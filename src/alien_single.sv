==> flow/design.v <==
package params;
    parameter HRES = 1280;
    parameter VRES = 720;
    parameter PLAYABLE_AREA_H = 1280;
    parameter PLAYABLE_AREA_V = 720;
    parameter READY_COLOR = 24'hE5FF52;  
    parameter TITLE_COLOR = 24'h660094;  
    parameter PADDLE_VEL = 16;
    parameter PADDLE_W = 50;                 
    parameter PADDLE_H = 20;                 
    parameter PADDLE_COLOR = 24'hFF3C00;     
    parameter PUT = 2'h0;                    
    parameter LEFT = 2'h1;                   
    parameter RIGHT = 2'h2;                  
    parameter OBJECT_VEL = 0;    
    parameter OBJECT_COLOR = 24'h00FF90;          
    parameter OBJ_SIZE = 50;               
    parameter [1:0] DOWN_RIGHT = 2'b00;    
    parameter [1:0] DOWN_LEFT  = 2'b01;    
    parameter [1:0] UP_RIGHT   = 2'b10;    
    parameter [1:0] UP_LEFT    = 2'b11;    
    parameter GAMEOVER_H = 200;
    parameter GAMEOVER_VSTART = (VRES - GAMEOVER_H) >> 1;
    parameter RESTART_PAUSE = 128;
    parameter COLOR_GMO = 24'hDD4F83;
    parameter BULLET_W = 4;
    parameter BULLET_H = 16;
    parameter BULLET_SPEED = 16;
    parameter [23:0] BULLET_COLOR = 24'hFFFFFF;  
    parameter ENEMY_W = 32;
    parameter ENEMY_H = 28;
    parameter ENEMY_SPEED = 1;            
    parameter [23:0] ENEMY_COLOR = 24'h00AAFF;  
    parameter DROP = 32;
    parameter ALIEN_START = (VRES - PADDLE_H - BULLET_H) - (DROP * 17);  
    parameter SPACING_X = 50;
    parameter SPACING_Y = 16;
    parameter ENEMY_BULLET_COLOR = 24'hFF0000;  
    parameter NUM_COLS = 6;
    parameter NUM_ROWS = 10;
    parameter ALIEN_HSTART = (HRES - ((NUM_COLS * ENEMY_W) + ((NUM_COLS - 1) * SPACING_X))) / 2;
    parameter ALIEN_VSTART = (VRES - PADDLE_H - BULLET_H) - (DROP * 18);
    parameter ENEMY_BULLET_SPEED = 1;
endpackage
`timescale 1ns/1ps
import params::*;
module alien_single (
    input               pixel_clk,
    input               rst,
    input               fsync,
    input  signed [11:0] hpos,
    input  signed [11:0] vpos,
    input  logic signed [11:0] group_lhpos,
    input  logic signed [11:0] group_tvpos,
    input  logic [3:0]         row,
    input  logic [3:0]         col,
    input  wire               alien_hit,
    input  logic [7:0]         speed,
    output logic [23:0] pixel,
    output active,
    output logic alien_alive,
    output logic signed [11:0] lhpos,
    output logic signed [11:0] rhpos,
    output logic signed [11:0] tvpos,
    output logic signed [11:0] bvpos
);
    always_ff @(posedge pixel_clk) begin
        if (rst)
            alien_alive <= 1'b1;
        else if (fsync && alien_hit && alien_alive)
            alien_alive <= 1'b0;
    end
    always_comb begin
        lhpos = group_lhpos + col * (ENEMY_W + SPACING_X);
        rhpos = lhpos + ENEMY_W - 1;  
        tvpos = group_tvpos + row * (ENEMY_H + SPACING_Y);
        bvpos = tvpos + ENEMY_H - 1;  
    end
    assign active = (!alien_hit && alien_alive && hpos >= lhpos && hpos <= rhpos && vpos >= tvpos && vpos <= bvpos) ? 1'b1 : 1'b0;
    assign pixel = active ? ENEMY_COLOR : 24'h000000;
endmodule
; Reports on alien_single
; What the tools print for alien_single, step after step.
; Lines are those of the file above, counted from 1.
; Operators carry their Yosys type and port widths (W data, S select, Z words).
; The mark -- stands for no value.
[setup]
top = alien_single
clock_port = pixel_clk
library = sky130hd
corner = tt_025C_1v80

; Word-level counts
; Source: Yosys, flattened and elaborated, memories not mapped. Widths are those after wreduce; folded enables and synchronous resets count as part of the registers. Registers that Yosys merges into a memory's read port (data or address) are not register bits. Print and check cells do not count. Equal cells are merged and count once.
[classes]
addsub = 6
mul = 2
cmp = 4
muxes = 2
reduce_logical = 8
[ops]
columns = operator, n
row1 = $mul A4 B6 Y10 const B, 1
row2 = $mul A4 B4 Y8 const B, 1
row3 = $ge A12 B12 Y1, 2
row4 = $le A12 B12 Y1, 2
row5 = $sub A12 B2 Y12 const B, 2
row6 = $mux W16, 1
row7 = $add A12 B10 Y12, 1
row8 = $add A12 B11 Y12, 1
row9 = $add A12 B6 Y12 const B, 1
row10 = $add A12 B7 Y12 const B, 1
row11 = $logic_and A1 B1 Y1, 7
row12 = $logic_not A1 Y1, 1
row13 = $mux W1, 1
[bits]
regBits = 1
input_bits = 68
output_inout_bits = 74
elab_cells = 23

; Logic depth
; Longest topological path by Yosys (ltp), each cell counted once; first at word level (registers and memories cut), then after technology mapping (sequential cells cut; the memories' decode and read muxes count).
[depth]
depth_word = 10
ABC_AREA = 0
depth_mapped = 21
depth_no_buf = 20

; Mapped cells and area
; Yosys stat after the flow's synthesis: flattened, memories mapped to cells. It holds for the ABC_AREA given above (unset counts as 0); a run with the other value may have another netlist.
; The area totals of this step are shown rounded.
[by_type]
columns = type, n, type_area_um2
row1 = sky130_fd_sc_hd__ha_1, 90, 1126.08
row2 = sky130_fd_sc_hd__xnor2_1, 28, 245.235
row3 = sky130_fd_sc_hd__buf_4, 27, 202.694
row4 = sky130_fd_sc_hd__inv_1, 51, 191.434
row5 = sky130_fd_sc_hd__a21o_1, 22, 165.158
row6 = sky130_fd_sc_hd__xor2_1, 13, 113.859
row7 = sky130_fd_sc_hd__a21oi_1, 20, 100.096
row8 = sky130_fd_sc_hd__fa_1, 3, 60.058
row9 = sky130_fd_sc_hd__o21ai_0, 12, 60.058
row10 = sky130_fd_sc_hd__nand4_1, 7, 43.792
row11 = sky130_fd_sc_hd__nand2_1, 10, 37.536
row12 = sky130_fd_sc_hd__nor2b_1, 6, 37.536
row13 = sky130_fd_sc_hd__xnor2_2, 2, 32.531
row14 = sky130_fd_sc_hd__xor2_2, 2, 32.531
row15 = sky130_fd_sc_hd__nand3_1, 6, 30.029
row16 = sky130_fd_sc_hd__nor2_1, 8, 30.029
row17 = sky130_fd_sc_hd__o21a_1, 4, 30.029
row18 = sky130_fd_sc_hd__o2111ai_1, 3, 26.275
; Not listed: further types 37, cells in them 54.
[synth_totals]
mapped_cells = 368
area_um2 = 3000
seqArea_um2 = 20
ffs = 1
buffers = 27

; Timing after synthesis
; OpenSTA on the mapped netlist: ideal clock, no wires. The path of least setup slack (recovery checks aside). Input and output delay are each 20% of the period. Register names are those of the netlist, which keeps one name where synthesis merged equal registers.
[synth_path]
path_kind = input port to output port
startpoint = in row[0]
endpoint = out pixel[0]
clock_period_ps = 10500
in_delay_ps = 2100
output_delay_ps = 2100
launch_ps = 2100
arrival_time_ps = 7604
required_time_ps = 8400
path_slack_ps = 796
delay_ps = 5504
path_stages = 20
n_path_buf = 1
synth_period_reached_ps = 9704
; "delay_ps" is the arrival time less input delay plus setup time.
; At an output port there is no setup time.
; "path_stages" counts driving pins, that of a launching flip-flop among them; a cell with two outputs on the path counts twice.
; "synth_period_reached_ps" is the clock period less the worst setup slack; recovery checks do not enter. This is arithmetic on one report: input and output delays are still those of the set period (20% each).
; The rows between start and end are the longest chain of elaborated cells between them; the timing report does not say that the signal goes this way. Where chains are equally long, one stands for them.
; Each line given opens the expression or statement behind the cell; cells for indexed reads and writes are added by Yosys, which also makes memories of some case tables.
[synth_via]
cell_sequence = sky130_fd_sc_hd__ha_1 -> sky130_fd_sc_hd__ha_1 -> sky130_fd_sc_hd__fa_1 -> sky130_fd_sc_hd__xor2_1 -> sky130_fd_sc_hd__ha_1 -> sky130_fd_sc_hd__and2_1 -> sky130_fd_sc_hd__a32o_1 -> sky130_fd_sc_hd__o211ai_1 -> sky130_fd_sc_hd__nand2_1 -> sky130_fd_sc_hd__xor2_1 -> sky130_fd_sc_hd__xor2_1 -> sky130_fd_sc_hd__inv_1 -> sky130_fd_sc_hd__ha_1 -> sky130_fd_sc_hd__a21o_1 -> sky130_fd_sc_hd__a21o_1 -> sky130_fd_sc_hd__a21oi_1 -> sky130_fd_sc_hd__o221ai_1 -> sky130_fd_sc_hd__mux2i_1 -> sky130_fd_sc_hd__nor4_1 -> sky130_fd_sc_hd__buf_4
elab_chain_cells = 8
cells_between = 10
cone_lines = 4
cone_classes = 3 x add/sub; 1 x mul; 2 x compare; 2 x mux; 2 x reduce/logical
[synth_lines]
columns = element, line_no
row1 = start: declaration, 55  ; input  logic [3:0]         row,
row2 = $mul A4 B4 Y8, 76  ; tvpos = group_tvpos + row * (ENEMY_H + SPACING_Y);
row3 = $add A12 B10 Y12, 76
row4 = $add A12 B6 Y12, 77  ; bvpos = tvpos + ENEMY_H - 1;
row5 = $sub A12 B2 Y12, 77
row6 = $le A12 B12 Y1, 79  ; assign active = (!alien_hit && alien_alive && hpos >= lhpos && hpos <= rhpos && vpos >= tvpos && vpos <= bvpos ...
row7 = $logic_and A1 B1 Y1, 79
row8 = $mux W1, 79
row9 = $mux W16, 80  ; assign pixel = active ? ENEMY_COLOR : 24'h000000;
row10 = end: declaration, 59  ; output logic [23:0] pixel,
; Some nets on the timed path still bear RTL names; the line given drives or declares the net.
[synth_nets]
columns = signal, line_no
row1 = tvpos[9], 76
row2 = bvpos[9], 77
row3 = active, 79

; Timing after layout
; From the final timing report of flow run 2: the path of least setup slack in the routed layout; clock arrival at registers is part of the times.
; The report prints the path's times to 10 ps; the period is as set.
[layout_path]
path_kind = input port to output port
startpoint = in col[0]
endpoint = out pixel[15]
clock_period_ps = 8610
in_delay_ps = 1720
output_delay_ps = 1720
launch_ps = 1720
arrival_time_ps = 6830
required_time_ps = 6890
path_slack_ps = 60
path_stages = 24
n_path_buf = 5
; The rows between start and end are the longest chain of elaborated cells between them; the timing report does not say that the signal goes this way. Where chains are equally long, one stands for them.
[layout_via]
cell_sequence = sky130_fd_sc_hd__clkdlybuf4s50_1 -> sky130_fd_sc_hd__ha_1 -> sky130_fd_sc_hd__ha_1 -> sky130_fd_sc_hd__ha_4 -> sky130_fd_sc_hd__xor2_1 -> sky130_fd_sc_hd__ha_2 -> sky130_fd_sc_hd__a21o_1 -> sky130_fd_sc_hd__a21o_1 -> sky130_fd_sc_hd__a221oi_4 -> sky130_fd_sc_hd__xnor2_2 -> sky130_fd_sc_hd__nand3_2 -> sky130_fd_sc_hd__xor2_1 -> sky130_fd_sc_hd__ha_1 -> sky130_fd_sc_hd__nand4_1 -> sky130_fd_sc_hd__or2_2 -> sky130_fd_sc_hd__a21oi_1 -> sky130_fd_sc_hd__a211o_1 -> sky130_fd_sc_hd__o221ai_2 -> sky130_fd_sc_hd__o21ai_2 -> sky130_fd_sc_hd__nor4_4 -> sky130_fd_sc_hd__buf_4 -> sky130_fd_sc_hd__buf_4 -> sky130_fd_sc_hd__buf_4 -> sky130_fd_sc_hd__clkdlybuf4s15_1
elab_chain_cells = 10
cells_between = 12
cone_lines = 4
cone_classes = 3 x add/sub; 1 x mul; 2 x compare; 2 x mux; 4 x reduce/logical
[layout_lines]
columns = element, line_no
row1 = start: declaration, 56  ; input  logic [3:0]         col,
row2 = $mul A4 B6 Y10, 74  ; lhpos = group_lhpos + col * (ENEMY_W + SPACING_X);
row3 = $add A12 B11 Y12, 74
row4 = $add A12 B7 Y12, 75  ; rhpos = lhpos + ENEMY_W - 1;
row5 = $sub A12 B2 Y12, 75
row6 = $le A12 B12 Y1, 79  ; assign active = (!alien_hit && alien_alive && hpos >= lhpos && hpos <= rhpos && vpos >= tvpos && vpos <= bvpos ...
row7 = $logic_and A1 B1 Y1 (3 in a row), 79
row8 = $mux W1, 79
row9 = $mux W16, 80  ; assign pixel = active ? ENEMY_COLOR : 24'h000000;
row10 = end: declaration, 59  ; output logic [23:0] pixel,

; Settings and measured results of 2 stored flow runs for module alien_single (sky130hd), not sorted in any way. The constraints put input and output delay at 20% of the set period each and load the outputs with 0.01 pF.
; "clock_period_reached_ps" is the run's clock period less its worst setup slack. It is reckoned from that one timing run; input and output delays stay at 20% of the period that was set.
; "worst_path_time_ps" is the time allowed to the run's worst setup path (the clock period less input and output delay, where it has them) less its slack. Clock arrival times count: a late capture clock shortens it, a late launch clock lengthens it.
; "power.total_mw": no workload was simulated; the value follows from the tool's default switching activity.
; "worst_path_time_ps" is known to 10 ps.
; Measured values are rounded.

[flow run 1: settings]
period_ns = 12.8
CORE_UTILIZATION = 41
CELL_PAD_IN_SITES_GLOBAL_PLACEMENT = 3
GPL_TIMING_DRIVEN = 1
GPL_ROUTABILITY_DRIVEN = 1
CTS_CLUSTER_SIZE = 63
CTS_CLUSTER_DIAMETER = 173
CAP_MARGIN = 35
CORE_MARGIN = 2
SLEW_MARGIN = 20
[flow run 1: results]
outcome = stopped before the end: placement reported GPL-0301

[flow run 2: settings]
period_ns = 8.61
CORE_UTILIZATION = 40
SETUP_SLACK_MARGIN = -0.15
PLACE_DENSITY_LB_ADDON = 0.14
HOLD_SLACK_MARGIN = 0.27
CORE_MARGIN = 9
CELL_PAD_IN_SITES_GLOBAL_PLACEMENT = 1
TNS_END_PERCENT = 60
ABC_AREA = 0
GPL_TIMING_DRIVEN = 0
GPL_ROUTABILITY_DRIVEN = 0
CAP_MARGIN = 30
SLEW_MARGIN = 20
[flow run 2: results]
worstSetupSlack_ps = 62
finish.utilization_pct = 66
timing.setup.tns_ps = 0
yosys_chip_area_um2 = 3000
design.die.area_um2 = 11000
clock_period_reached_ps = 8548
final_cell_area_um2 = 4800
worst_path_time_ps = 5100
timing.worst_path_kind = input port to output port
hold_ws_ps = 480
power.total_mw = 0.93
