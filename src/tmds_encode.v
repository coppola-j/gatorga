==> flow/design.v <==
package params;
    parameter HRES = 1280;
    parameter VRES = 720;
    parameter PLAYABLE_AREA_H = 1280;
    parameter PLAYABLE_AREA_V = 720;
    parameter READY_COLOR = 24'hE5FF52;  
    parameter TITLE_COLOR = 24'h660094;  
    parameter PADDLE_VEL = 16;
    parameter PADDLE_W = 50;                 
    parameter PADDLE_H = 20;                 
    parameter PADDLE_COLOR = 24'hFF3C00;     
    parameter PUT = 2'h0;                    
    parameter LEFT = 2'h1;                   
    parameter RIGHT = 2'h2;                  
    parameter OBJECT_VEL = 0;    
    parameter OBJECT_COLOR = 24'h00FF90;          
    parameter OBJ_SIZE = 50;               
    parameter [1:0] DOWN_RIGHT = 2'b00;    
    parameter [1:0] DOWN_LEFT  = 2'b01;    
    parameter [1:0] UP_RIGHT   = 2'b10;    
    parameter [1:0] UP_LEFT    = 2'b11;    
    parameter GAMEOVER_H = 200;
    parameter GAMEOVER_VSTART = (VRES - GAMEOVER_H) >> 1;
    parameter RESTART_PAUSE = 128;
    parameter COLOR_GMO = 24'hDD4F83;
    parameter BULLET_W = 4;
    parameter BULLET_H = 16;
    parameter BULLET_SPEED = 16;
    parameter [23:0] BULLET_COLOR = 24'hFFFFFF;  
    parameter ENEMY_W = 32;
    parameter ENEMY_H = 28;
    parameter ENEMY_SPEED = 1;            
    parameter [23:0] ENEMY_COLOR = 24'h00AAFF;  
    parameter DROP = 32;
    parameter ALIEN_START = (VRES - PADDLE_H - BULLET_H) - (DROP * 17);  
    parameter SPACING_X = 50;
    parameter SPACING_Y = 16;
    parameter ENEMY_BULLET_COLOR = 24'hFF0000;  
    parameter NUM_COLS = 6;
    parameter NUM_ROWS = 10;
    parameter ALIEN_HSTART = (HRES - ((NUM_COLS * ENEMY_W) + ((NUM_COLS - 1) * SPACING_X))) / 2;
    parameter ALIEN_VSTART = (VRES - PADDLE_H - BULLET_H) - (DROP * 18);
    parameter ENEMY_BULLET_SPEED = 1;
endpackage
module tmds_encode(
        input pixel_clk, 
        input rst, 
        input [1:0] ctl, 
        input active, 
        input [7:0] pdata,
        output [9:0] tmds_data
    );
integer i,j; 
reg [8:0] p_xor ; 
reg [8:0] p_xnor ; 
reg active_1 ; 
reg [1:0] ctl_1; 
reg [7:0] pdata_1;
reg [3:0] ones_1;  
reg [3:0] ones_xor;   
reg [3:0] ones_xnor;   
reg active_2 ; 
reg [1:0] ctl_2; 
reg [8:0] pdata_2;
reg [3:0] ones_2;  
reg [3:0] zeros_2; 
reg signed [5:0] diff_2 ; 
reg signed [5:0] disparity ; 
reg [9:0] tdata; 
always @(*) 
begin 
    p_xor [0] = pdata [0] ; 
    for (i = 1 ; i < 8 ; i = i + 1) begin 
        p_xor [i] = p_xor [i - 1] ^ pdata [i] ;
    end 
    p_xor [8] = 1'b1; 
end 
always @(*) 
begin 
    p_xnor [0] = pdata [0] ; 
    for (j = 1 ; j < 8 ; j = j + 1) begin 
        p_xnor [ j ] = p_xnor [ j - 1] ~^ pdata [j] ;
    end 
    p_xnor [8] = 1'b0; 
end 
always @ (posedge pixel_clk) 
begin 
    active_1    <= active; 
    ctl_1       <= ctl;
    pdata_1     <= pdata; 
    ones_1      <= pdata [ 0]  + pdata [ 1] + pdata [ 2]  + pdata [ 3] + pdata [ 4] + pdata [ 5] +pdata [ 6] + pdata [ 7] ; 
    ones_xor    <= p_xor [ 0 ] + p_xor [ 1 ] + p_xor [ 2 ] + p_xor [ 3 ] + p_xor [ 4 ] + p_xor [ 5 ] + p_xor [ 6 ] + p_xor [ 7 ];
    ones_xnor   <= p_xnor [0]  + p_xnor [1] + p_xnor [2] + p_xnor [3] + p_xnor [4] + p_xnor [5] + p_xnor [6] + p_xnor [7] ;
 end 
always @ (posedge pixel_clk) 
begin    
    active_2    <= active_1; 
    ctl_2       <= ctl_1; 
    if (( ones_1 > 4 ) || (ones_1 == 4 && pdata_1 [0 ] == 1'b0 )) begin 
        pdata_2 <= p_xnor;
        ones_2  <= ones_xnor; 
        zeros_2 <= 8 - ones_xnor; 
        diff_2  <= $signed(ones_xnor) + $signed (ones_xnor) - 8 ; 
    end else begin 
        pdata_2 <= p_xor; 
        ones_2  <= ones_xor; 
        zeros_2 <= 8 - ones_xor; 
        diff_2  <= $signed (ones_xor) + $signed ( ones_xor) - 8 ; 
    end 
end 
always @ (posedge pixel_clk) 
begin    
    if (rst) begin 
        tdata   <= 10'b 11_0101_0100; 
        disparity <= 0 ; 
    end else if (~active_2) begin   
        if (ctl == 2'b00) begin 
            tdata <= 10'b 11_0101_0100;
        end else if ( ctl == 2'b01) begin 
            tdata <= 10'b 00_1010_1011;
        end else if ( ctl == 2'b10) begin 
            tdata <= 10'b 01_0101_0100;
        end else begin 
            tdata <= 10'b 10_1010_1011; 
        end 
        disparity <=0 ;  
     end else begin  
           if (( disparity ==  0 )  || (ones_2 == 4) ) begin 
                if ( pdata_2 [ 8 ] ) begin 
                    tdata <= { 1'b0 , 1'b1 , pdata_2 [ 7 : 0 ] }; 
                    disparity <= disparity + diff_2 ; 
                end else begin 
                    tdata <= { 1'b1 , 1'b0 , ~pdata_2 [ 7 : 0 ] }; 
                    disparity <= disparity - diff_2 ;
                end 
           end else begin 
               if (( disparity > 0 && ones_2 > 4 ) || (disparity < 0 && ones_2 < 4)) begin 
                    if (pdata_2 [ 8 ] ) begin 
                        tdata <= { 1'b1 , 1'b1 , ~pdata_2 [ 7 : 0 ] }; 
                        disparity <= disparity - diff_2 + 2  ;
                    end else begin 
                        tdata <= { 1'b1 , 1'b0 , ~pdata_2 [ 7 : 0 ] }; 
                        disparity <= disparity - diff_2   ;    
                    end 
               end else begin 
                   if (pdata_2 [ 8 ] ) begin 
                        tdata <= {1'b0, 1'b1, pdata_2 [ 7 : 0 ] } ; 
                        disparity <= disparity + diff_2; 
                   end else begin 
                        tdata <= {1'b0, 1'b0, pdata_2 [ 7 : 0 ] } ; 
                        disparity <= disparity + diff_2 -2 ;
                   end 
               end 
            end 
    end
 end 
 assign tmds_data = tdata;  
endmodule
From RTL to reports: tmds_encode
Tool output for the design above, in the order of the flow.
Line numbers count from 1 in the design file above.
Operators: Yosys type, input widths -> output width; for muxes data width and select width s.
Library cell names are shortened.
{"block": "design", "top": "tmds_encode", "clock_port": "pixel_clk", "library": "sky130hd", "corner": "tt_025C_1v80"}

Word level
Counts by Yosys on the flattened word-level netlist (proc, flatten, opt, wreduce; memories kept). Register bits leave out memories and registers merged into their read ports (data or address); mux counts leave out enables and synchronous resets folded into registers. Print and check cells are left out.
{"block": "bits", "elab_cells": 94, "in_bits": 13, "regBits": 50, "output_inout_bits": 10}
{"block": "classes", "muxes": 17, "n_addsub": 31, "reduce_logical": 9, "cmp": 5, "eq_ne": 4, "bitwise": 17}
{"block": "op_table", "op": "$mux 10", "n": 7}
{"block": "op_table", "op": "$add 4x1->4", "n": 12}
{"block": "op_table", "op": "$mux 6", "n": 6}
{"block": "op_table", "op": "$mux 9", "n": 3}
{"block": "op_table", "op": "$add 3x1->4", "n": 3}
{"block": "op_table", "op": "$sub 5x5->6 const B", "n": 2}
{"block": "op_table", "op": "$add 6x6->6", "n": 2}
{"block": "op_table", "op": "$sub 6x6->6", "n": 2}
{"block": "op_table", "op": "$add 4x4->5", "n": 2}
{"block": "op_table", "op": "$add 2x1->3", "n": 3}
{"block": "op_table", "op": "$gt 4x3->1 const B", "n": 2}
{"block": "op_table", "op": "$eq 4x3->1 const B", "n": 2}
{"block": "op_table", "op": "$not 8->8", "n": 1}
{"block": "op_table", "op": "$xnor 1x1->1", "n": 7}
{"block": "op_table", "op": "$xor 1x1->1", "n": 7}
{"block": "op_table", "op": "$add 1x1->2", "n": 3}
{"block": "op_table", "op": "$gt 6x1->1 const B", "n": 1}
{"block": "op_table", "op": "$lt 6x1->1 const B", "n": 1}
{"block": "op_table", "op": "$add 6x3->6 const B", "n": 1}
{"block": "op_table", "op": "$sub 6x3->6 const B", "n": 1}
{"block": "op_table", "op": "$logic_not 6->1", "n": 1}
{"block": "op_table", "op": "$lt 4x3->1 const B", "n": 1}
{"block": "op_table", "op": "$mux 4", "n": 1}
{"block": "op_table", "op": "$logic_and 1x1->1", "n": 3}
{"block": "op_table", "op": "$logic_or 1x1->1", "n": 3}
{"block": "op_table", "op": "$not 1->1", "n": 2}
{"block": "op_table", "op": "$eq 2x1->1 const B", "n": 1}
{"block": "op_table", "op": "$eq 2x2->1 const B", "n": 1}
Not listed: further kinds 2, cells in them 2.

Logic depth
Yosys ltp: most cells in a row. Word level: on the elaborated netlist, between registers, memories and ports. Mapped: between sequential cells and ports; inverters and the memories' decode and read muxes count.
{"block": "depth", "ltp_word": 8, "ABC_AREA": 0, "mapped_depth": 11, "ltp_nobuf": 11}

Netlist
The flow's flattened synthesis, as Yosys stat reports it; memories are mapped. The netlist is that of the ABC_AREA named above (0 if unset); the other value can give another one.
Totals and module areas in this step are rounded.
{"block": "mapped", "buffers": 7, "mapped_cells": 288, "synth_area_um2": 2820, "sequential_area_um2": 901, "ff_cells": 45}
{"block": "by_type", "cell_type": "dfxtp_1", "n": 45, "area_total_um2": 900.864}
{"block": "by_type", "cell_type": "ha_1", "n": 34, "area_total_um2": 425.408}
{"block": "by_type", "cell_type": "xnor2_1", "n": 31, "area_total_um2": 271.51}
{"block": "by_type", "cell_type": "fa_1", "n": 13, "area_total_um2": 260.25}
{"block": "by_type", "cell_type": "inv_1", "n": 45, "area_total_um2": 168.912}
{"block": "by_type", "cell_type": "xor2_1", "n": 13, "area_total_um2": 113.859}
{"block": "by_type", "cell_type": "a21oi_1", "n": 20, "area_total_um2": 100.096}
{"block": "by_type", "cell_type": "mux2_2", "n": 5, "area_total_um2": 56.304}
{"block": "by_type", "cell_type": "nand2_1", "n": 14, "area_total_um2": 52.55}
{"block": "by_type", "cell_type": "mux2i_1", "n": 5, "area_total_um2": 50.048}
{"block": "by_type", "cell_type": "nor2_1", "n": 13, "area_total_um2": 48.797}
{"block": "by_type", "cell_type": "nor2b_1", "n": 6, "area_total_um2": 37.536}
{"block": "by_type", "cell_type": "o21ai_0", "n": 7, "area_total_um2": 35.034}
{"block": "by_type", "cell_type": "xnor2_2", "n": 2, "area_total_um2": 32.531}
{"block": "by_type", "cell_type": "a211oi_1", "n": 3, "area_total_um2": 22.522}
{"block": "by_type", "cell_type": "mux2i_4", "n": 1, "area_total_um2": 22.522}
{"block": "by_type", "cell_type": "nand2b_1", "n": 3, "area_total_um2": 18.768}
{"block": "by_type", "cell_type": "xor2_2", "n": 1, "area_total_um2": 16.266}
Other cell types: 17; their cells: 27.

Timing after synthesis
Source: OpenSTA report_checks on the synthesized netlist (no wires, ideal clock, input and output delay 20% of the period each), path of least setup slack; recovery checks are left aside. Register names are those of the netlist, which keeps one name where synthesis merged equal registers.
{"block": "synth_timing", "kind": "input to register", "startpoint": "input port pdata[0]", "endpoint": "register ones_xnor[2]", "driving_pins": 10, "t_arrival_ns": 3.470, "n_path_buf": 0, "clock_period_ns": 4.59, "delay_ns": 2.671, "t_required_ns": 4.471, "in_delay_ns": 0.918, "t_first_pin_ns": 0.918, "setup_ns": 0.119, "setup_slack_ns": 1.001, "period_less_setup_slack_ns": 3.589}
"delay_ns" is the arrival time less input delay plus setup time.
"driving_pins": output pins that drive a net of the path, with the launching flip-flop's if there is one; two outputs of one cell count as two.
"period_less_setup_slack_ns" is the clock period less the worst setup slack; recovery checks do not enter. This is arithmetic on one report: input and output delays are still those of the set period (20% each).
The rows between start and end are the longest chain of elaborated cells between them; the timing report does not say that the signal goes this way. Where chains are equally long, one stands for them.
Each line given opens the expression or statement behind the cell; cells for indexed reads and writes are added by Yosys, which also makes memories of some case tables.
{"block": "synth_between", "cell_sequence": "ha_1 -> xor2_2 -> xnor2_1 -> xnor2_1 -> inv_1 -> fa_1 -> inv_1 -> ha_1 -> fa_1 -> xor2_1", "elab_chain_cells": 8, "cells_between": 14, "cone_lines": 2, "cone_classes": "add/sub: 7; logic: 7"}
{"block": "synth_rtl", "element": "start, declared", "line_no": 50, "rtl": "input [7:0] pdata,"}
{"block": "synth_rtl", "element": "$xnor 1x1->1", "line_no": 82, "rtl": "p_xnor [ j ] = p_xnor [ j - 1] ~^ pdata [j] ;"}
{"block": "synth_rtl", "element": "$add 1x1->2", "line_no": 93, "rtl": "ones_xnor   <= p_xnor [0]  + p_xnor [1] + p_xnor [2] + p_xnor [3] + p_xnor [4] + p_xnor [5] + p_xnor [6] + p_x ..."}
{"block": "synth_rtl", "element": "$add 2x1->3", "line_no": 93}
{"block": "synth_rtl", "element": "$add 3x1->4", "line_no": 93}
{"block": "synth_rtl", "element": "$add 4x1->4 (4 in a row)", "line_no": 93}
{"block": "synth_rtl", "element": "end, assigned", "line_no": 93}
{"block": "synth_rtl", "element": "end, declared", "line_no": 61, "rtl": "reg [3:0] ones_xnor;"}

Worst path after layout
Path of least setup slack in the final report of run 1 (OpenROAD, finished layout, wires in). Where an end is a register, its clock arrival counts in the times.
{"block": "layout_timing", "kind": "input to register", "startpoint": "input port pdata[0]", "endpoint": "register ones_xnor[2]", "in_delay_ns": 0.75, "driving_pins": 11, "clock_period_ns": 3.75, "setup_ns": 0.11, "n_path_buf": 1, "setup_slack_ns": 0.24, "t_required_ns": 3.94, "t_arrival_ns": 3.70, "t_first_pin_ns": 0.75}
The rows between start and end are the longest chain of elaborated cells between them; the timing report does not say that the signal goes this way. Where chains are equally long, one stands for them.
{"block": "layout_between", "cell_sequence": "clkdlybuf4s50_1 -> ha_1 -> xor2_2 -> xnor2_1 -> xnor2_1 -> inv_1 -> fa_1 -> inv_1 -> ha_1 -> fa_1 -> xor2_1", "elab_chain_cells": 8, "cells_between": 14, "cone_lines": 2, "cone_classes": "add/sub: 7; logic: 7"}
{"block": "layout_rtl", "element": "start, declared", "line_no": 50, "rtl": "input [7:0] pdata,"}
{"block": "layout_rtl", "element": "$xnor 1x1->1", "line_no": 82, "rtl": "p_xnor [ j ] = p_xnor [ j - 1] ~^ pdata [j] ;"}
{"block": "layout_rtl", "element": "$add 1x1->2", "line_no": 93, "rtl": "ones_xnor   <= p_xnor [0]  + p_xnor [1] + p_xnor [2] + p_xnor [3] + p_xnor [4] + p_xnor [5] + p_xnor [6] + p_x ..."}
{"block": "layout_rtl", "element": "$add 2x1->3", "line_no": 93}
{"block": "layout_rtl", "element": "$add 3x1->4", "line_no": 93}
{"block": "layout_rtl", "element": "$add 4x1->4 (4 in a row)", "line_no": 93}
{"block": "layout_rtl", "element": "end, assigned", "line_no": 93}
{"block": "layout_rtl", "element": "end, declared", "line_no": 61, "rtl": "reg [3:0] ones_xnor;"}

Subject: tmds_encode on sky130hd, stored results

Hello all,

Stored flow runs of tmds_encode (2 of them; Yosys, OpenROAD, sky130hd). They differ in their settings and are not a sequence. Constraints: input delay and output delay 20% of the set period each, output load 0.01 pF.
By "worst_path_time_ns" is meant the share of the clock period that the worst setup path is allowed (20% is reserved at inputs, 20% at outputs), minus its slack. Clock arrival times at its registers enter into it.
"design_power_w" is the tool's figure for a default switching activity; nothing was simulated.
Results are given in rounded form.

{"run": "run 1", "settings": { "period_ns": 3.75, "CORE_UTILIZATION": 30, "PLACE_DENSITY_LB_ADDON": 0.3, "CELL_PAD_IN_SITES_GLOBAL_PLACEMENT": 0, "CELL_PAD_IN_SITES_DETAIL_PLACEMENT": 2, "TNS_END_PERCENT": 65, "ABC_AREA": 0, "GPL_ROUTABILITY_DRIVEN": 1, "CTS_CLUSTER_DIAMETER": 149, "MAX_ROUTING_LAYER": "met5", "CAP_MARGIN": 20, "CORE_MARGIN": 2, "SLEW_MARGIN": 20 }, "results": { "die_area_um2": 10200, "post_route_util_pct": 36.3, "yosys.chip_area_um2": 2820, "fin_hold_ws_ns": 0.357, "layout_stdcell_area_um2": 3320, "worst_setup_slack_ns": 0.240, "worst_path_time_ns": 2.76, "worst_path_kind": "input to register", "design_power_w": 0.00317 }}
{"run": "run 2", "settings": { "period_ns": 2.17, "CORE_UTILIZATION": 50, "PLACE_DENSITY_LB_ADDON": 0.25, "ABC_AREA": 0, "GPL_TIMING_DRIVEN": 1, "GPL_ROUTABILITY_DRIVEN": 0, "CTS_CLUSTER_DIAMETER": 64, "MIN_ROUTING_LAYER": "met1", "CAP_MARGIN": 20, "CORE_MARGIN": 2, "SLEW_MARGIN": 20 }, "results": { "die_area_um2": 6250, "post_route_util_pct": 71.7, "yosys.chip_area_um2": 2820, "fin_hold_ws_ns": 0.337, "layout_stdcell_area_um2": 3930, "worst_setup_slack_ns": -0.476, "worst_path_time_ns": 2.21, "worst_path_kind": "input to register", "design_power_w": 0.00655 }}

Thanks
